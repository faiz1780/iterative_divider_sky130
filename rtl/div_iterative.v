==> flow/design.v <==
module div_control (
    input  logic clk,
    input  logic rst_n,
    input  logic valid_in,
    input  logic ready_in,
    input  logic done,
    output logic load,
    output logic step,
    output logic ready_out,
    output logic valid_out
);
    typedef enum logic [1:0] {
        IDLE,
        LOAD,
        RUN,
        DONE
    } state_t;
    state_t state, next_state;
    always_ff @(posedge clk or negedge rst_n) begin
        if (!rst_n)
            state <= IDLE;
        else
            state <= next_state;
    end
    always_comb begin
        next_state = state;
        case (state)
            IDLE: if (valid_in) next_state = LOAD;
            LOAD:              next_state = RUN;
            RUN:  if (done)    next_state = DONE;
            DONE: if (ready_in)next_state = IDLE;
            default:           next_state = IDLE;
        endcase
    end
    assign load      = (state == LOAD);
    assign step      = (state == RUN);
    assign ready_out = (state == IDLE);
    assign valid_out = (state == DONE);
endmodule
module div_datapath (
    input  logic        clk,
    input  logic        rst_n,
    input  logic        load,
    input  logic        step,
    input  logic [31:0] dividend,
    input  logic [31:0] divisor,
    output logic        done,
    output logic [31:0] quotient,
    output logic [31:0] remainder
);
    logic [31:0] divs;
    logic [31:0] dvd;
    logic [31:0] quot;
    logic signed [32:0] rem;
    logic [5:0]  count;
    logic signed [32:0] rem_shifted;
    logic signed [32:0] diff;
    assign rem_shifted = {rem[31:0], dvd[31]};
    assign diff        = rem_shifted - {1'b0, divs};
    assign done        = (count == 6'd31);
    always_ff @(posedge clk or negedge rst_n) begin
        if (!rst_n) begin
            divs  <= 0;
            dvd   <= 0;
            quot  <= 0;
            rem   <= 0;
            count <= 0;
        end
        else if (load) begin
            divs  <= divisor;
            dvd   <= dividend;
            quot  <= 0;
            rem   <= 0;
            count <= 0;
        end
        else if (step) begin
            dvd <= dvd << 1;
            if (diff >= 0) begin
                rem  <= diff;
                quot <= {quot[30:0], 1'b1};
            end
            else begin
                rem  <= rem_shifted;
                quot <= {quot[30:0], 1'b0};
            end
            count <= count + 1;
        end
    end
    assign quotient  = quot;
    assign remainder = rem[31:0];
endmodule
module div_iterative (
    input  logic        clk,
    input  logic        rst_n,
    input  logic        valid_in,
    output logic        ready_out,
    input  logic [31:0] dividend,
    input  logic [31:0] divisor,
    output logic        valid_out,
    input  logic        ready_in,
    output logic [31:0] quotient,
    output logic [31:0] remainder
);
    logic load;
    logic step;
    logic done;
    div_control ctrl (
        .clk       (clk),
        .rst_n     (rst_n),
        .valid_in  (valid_in),
        .ready_in  (ready_in),
        .done      (done),
        .load      (load),
        .step      (step),
        .ready_out (ready_out),
        .valid_out (valid_out)
    );
    div_datapath data (
        .clk       (clk),
        .rst_n     (rst_n),
        .load      (load),
        .step      (step),
        .dividend  (dividend),
        .divisor   (divisor),
        .done      (done),
        .quotient  (quotient),
        .remainder (remainder)
    );
endmodule
======== Reports on div_iterative ========
The steps from the RTL of div_iterative to its reports follow in flow order.
Line numbers count from 1 in the design file above.
Cell names lack the library's common part.
A cell with -- has no value.
inputs
  top ..................................... div_iterative
  clock port .............................. clk
  cell library ............................ sky130hd
  library corner .......................... tt_025C_1v80

======== Word level ========
Counts by Yosys on the flattened word-level netlist (proc, flatten, opt, wreduce; memories kept). Register bits leave out memories and registers merged into their read ports (data or address). Print and check cells are left out. Cells with the same type and inputs are merged into one.
word-level totals
  register bits after elaboration ......... 136
  latch bits .............................. 0
  RAM bits ................................ 0
  memory bits (read-only) ................. 0
  word width x clocked read ports ......... 0
  memory cells ............................ 0
  input bits .............................. 68
  output and inout port bits .............. 66
  elaborated cells ........................ 33
cells by class
  add/sub/neg operators ................... 2
  $mul .................................... 0
  divide/modulo/power cells ............... 0
  order comparisons ....................... 1
  equality and inequality tests ........... 7
  shift operators ......................... 0
  muxes and demuxes ....................... 14
  bitwise logic cells ..................... 0
  reductions and logical operators ........ 3
operator list
  cell                                                    count
  2-to-1 mux 32 bit                                       7
  >= comparator 33 x 1 -> 1 bit (second input constant)   1
  subtractor 33 x 32 -> 33 bit                            1
  2-to-1 mux 6 bit                                        2
  parallel mux 2 bit (select 4 bit)                       1
  adder 6 x 1 -> 6 bit (second input constant)            1
  equality test 6 x 5 -> 1 bit (second input constant)    1
  2-to-1 mux 2 bit                                        3
  equality test 2 bit (second input constant)             2
  inequality test 2 bit (second input constant)           2
  AND reduction 3 bit                                     1
  equality test 2 x 1 -> 1 bit (second input constant)    1
  inequality test 2 x 1 -> 1 bit (second input constant)  1
  zero test 2 bit                                         1
  nonzero test 2 bit                                      1
  2-to-1 mux 1 bit                                        1

======== Depth ========
Yosys ltp: most cells in a row. Word level: on the elaborated netlist, between registers, memories and ports. Mapped: between sequential cells and ports; inverters and the memories' decode and read muxes count.
depth
  word-level depth ........................ 5
  ABC_AREA ................................ 0
  mapped depth ............................ 13
  gate-level depth less buffers ........... 12

======== Netlist ========
The flow's flattened synthesis, as Yosys stat reports it; memories are mapped. The netlist is that of the ABC_AREA named above (0 if unset); the other value can give another one.
mapped netlist
  standard cells after synthesis .......... 822
  mapped area ............................. 7860.0 um2
  area of sequential cells ................ 3454.6 um2
  flip-flops .............................. 138
  buffer cells ............................ 48
cells by type
  type      count  area in all (um2)
  dfrtp_1   137    3.43E+03
  mux2i_1   94     940.902
  ha_1      33     412.896
  o21ai_0   77     385.37
  nand2_1   91     341.578
  nor2_1    87     326.563
  a211oi_1  31     232.723
  xnor2_1   23     201.443
  a21oi_1   39     195.187
  inv_1     43     161.405
  a21o_1    16     120.115
  clkbuf_1  31     116.362
  xor2_1    11     96.342
  nor2b_1   8      50.048
  o211ai_1  6      45.043
  buf_12    2      40.038
  nand2b_1  6      37.536
  nand4_1   6      37.536
Not listed: further types 45, cells in them 81.
By module: a second synthesis without flattening, with its own total; a netlist apart from the flattened one above.
second synthesis, totals
  cell total of the unflattened synthesis .. 878
  area total of the unflattened synthesis .. 7913.8 um2
Each row is one instance without its submodules.
by module
  module         times used  cells  area (um2)  seq. area (um2)
  div_datapath   1           865    7770.0      3353.2
  div_control    1           13     143.9       101.3
  div_iterative  1           0      0.0         0.0

======== Worst setup path after synthesis ========
Source: OpenSTA report_checks on the synthesized netlist (no wires, ideal clock, input and output delay 20% of the period each), path of least setup slack; recovery checks are left aside. Register names are those of the netlist, which keeps one name where synthesis merged equal registers.
path after synthesis
  kind .................................... flip-flop to flip-flop
  start ................................... reg data.dvd[31]
  end ..................................... reg data.rem[15]
  period .................................. 5.25 ns
  setup time .............................. 0.142 ns
  time at the first pin ................... 0.000 ns
  arrival time ............................ 2.742 ns
  required time ........................... 5.108 ns
  setup slack ............................. 2.366 ns
  delay of the path ....................... 2.884 ns
  stages .................................. 14
  buffers on the path ..................... 1
  synthesis period reached ................ 2.884 ns
"delay of the path" is the arrival time less input delay plus setup time.
"stages": output pins that drive a net of the path, with the launching flip-flop's if there is one; two outputs of one cell count as two.
"synthesis period reached" = period - worst setup slack (recovery checks aside). The figure is calculated, with input and output delays left at 20% of the set period.
The rows between start and end are the longest chain of elaborated cells between them; the timing report does not say that the signal goes this way. Where chains are equally long, one stands for them.
Each line given opens the expression or statement behind the cell; cells for indexed reads and writes are added by Yosys, which also makes memories of some case tables.
At most two assigning lines are given for a register; there are more.
on the way, after synthesis
  cell sequence ........................... dfrtp_1 -> inv_1 -> ha_1 -> fa_1 -> nand2b_1 -> a21oi_1 -> o2111ai_1 -> o211ai_2 -> a2111oi_4 -> o31ai_4 -> xnor2_4 -> buf_12 -> mux2i_1 -> a211oi_1
  cells in the longest elaborated chain ... 5
  elaborated cells on any way between the ends .. 5
  RTL lines with such cells ............... 4
  classes of those cells .................. add/sub (1); compare (1); mux (3)
RTL lines, path after synthesis
  element                        line  RTL
  start: declaration             52    logic [31:0] dvd;
  start: assignment              71    dvd   <= dividend;
  start: assignment              77    dvd <= dvd << 1;
  subtractor 33 x 32 -> 33 bit   59    assign diff        = rem_shifted - {1'b0, divs};
  >= comparator 33 x 1 -> 1 bit  78    if (diff >= 0) begin
  2-to-1 mux 32 bit              78
  2-to-1 mux 32 bit              76    else if (step) begin
  2-to-1 mux 32 bit              69    else if (load) begin
  end: assignment                79    rem  <= diff;
  end: assignment                83    rem  <= rem_shifted;
  end: declaration               54    logic signed [32:0] rem;

======== Path in the finished layout ========
Path of least setup slack in the final report of run 1 (OpenROAD, finished layout, wires in). Where an end is a register, its clock arrival counts in the times.
path post-layout
  kind .................................... flip-flop to flip-flop
  start ................................... reg data.rem[10]
  end ..................................... reg data.rem[23]
  period .................................. 2.13 ns
  setup time .............................. 0.15 ns
  time at the first pin ................... 0.42 ns
  arrival time ............................ 3.25 ns
  required time ........................... 2.39 ns
  setup slack ............................. -0.86 ns
  stages .................................. 14
  buffers on the path ..................... 3
The rows between start and end are the longest chain of elaborated cells between them; the timing report does not say that the signal goes this way. Where chains are equally long, one stands for them.
At most two assigning lines are given for a register; there are more.
on the way, post-layout
  cell sequence ........................... dfrtp_1 -> ha_1 -> buf_6 -> a21oi_4 -> o211ai_2 -> a221oi_2 -> o211ai_2 -> a2111oi_4 -> o31ai_4 -> xnor2_4 -> buf_6 -> buf_12 -> mux2i_2 -> a211oi_2
  cells in the longest elaborated chain ... 5
  elaborated cells on any way between the ends .. 5
  RTL lines with such cells ............... 4
  classes of those cells .................. add/sub (1); compare (1); mux (3)
RTL lines, path post-layout
  element                        line  RTL
  start: declaration             54    logic signed [32:0] rem;
  start: assignment              79    rem  <= diff;
  start: assignment              83    rem  <= rem_shifted;
  subtractor 33 x 32 -> 33 bit   59    assign diff        = rem_shifted - {1'b0, divs};
  >= comparator 33 x 1 -> 1 bit  78    if (diff >= 0) begin
  2-to-1 mux 32 bit              78
  2-to-1 mux 32 bit              76    else if (step) begin
  2-to-1 mux 32 bit              69    else if (load) begin
  end: assignment                79
  end: assignment                83
  end: declaration               54

Record of 2 stored runs of the RTL-to-layout flow on div_iterative, platform sky130hd. The runs are unordered. Constraints: input delay and output delay 20% of the set period each, output load 0.01 pF.
"period achieved" = clock period - worst setup slack. The figure is calculated, with input and output delays left at 20% of the set period.
By "critical setup path time" is meant the share of the clock period that the worst setup path is allowed (20% is reserved at inputs, 20% at outputs), minus its slack. Clock arrival times at its registers enter into it.

---- run 1 ----
settings
  period_ns = 2.13
  CORE_UTILIZATION = 57
  SETUP_SLACK_MARGIN = 0.06
  PLACE_DENSITY_LB_ADDON = 0.28
  HOLD_SLACK_MARGIN = -0.0
  CORE_ASPECT_RATIO = 1.78
  CORE_MARGIN = 10
  GPL_TIMING_DRIVEN = 0
  GPL_ROUTABILITY_DRIVEN = 1
  MAX_ROUTING_LAYER = met5
  CAP_MARGIN = 20
  SLEW_MARGIN = 20
results
  period achieved ......................... 2.990 ns
  sum of negative setup slack ............. -26.276 ns
  synthesis area .......................... 7860.0 um2
  std-cell area (final layout) ............ 10636.5 um2
  overall die area ........................ 19083.0 um2
  setup slack of the worst path ........... -0.860 ns
  utilization of the finished layout ...... 78.1%
  critical setup path time ................ 2.99 ns
  type of the worst setup path ............ flip-flop to flip-flop

---- run 2 ----
settings
  period_ns = 4.2
  CAP_MARGIN = 20
  CORE_MARGIN = 2
  CORE_UTILIZATION = 40
  SLEW_MARGIN = 20
results
  period achieved ......................... 3.555 ns
  sum of negative setup slack ............. 0.000 ns
  synthesis area .......................... 7860.0 um2
  std-cell area (final layout) ............ 9925.8 um2
  overall die area ........................ 20787.9 um2
  setup slack of the worst path ........... 0.645 ns
  utilization of the finished layout ...... 51.2%
  critical setup path time ................ 3.55 ns
  type of the worst setup path ............ flip-flop to flip-flop
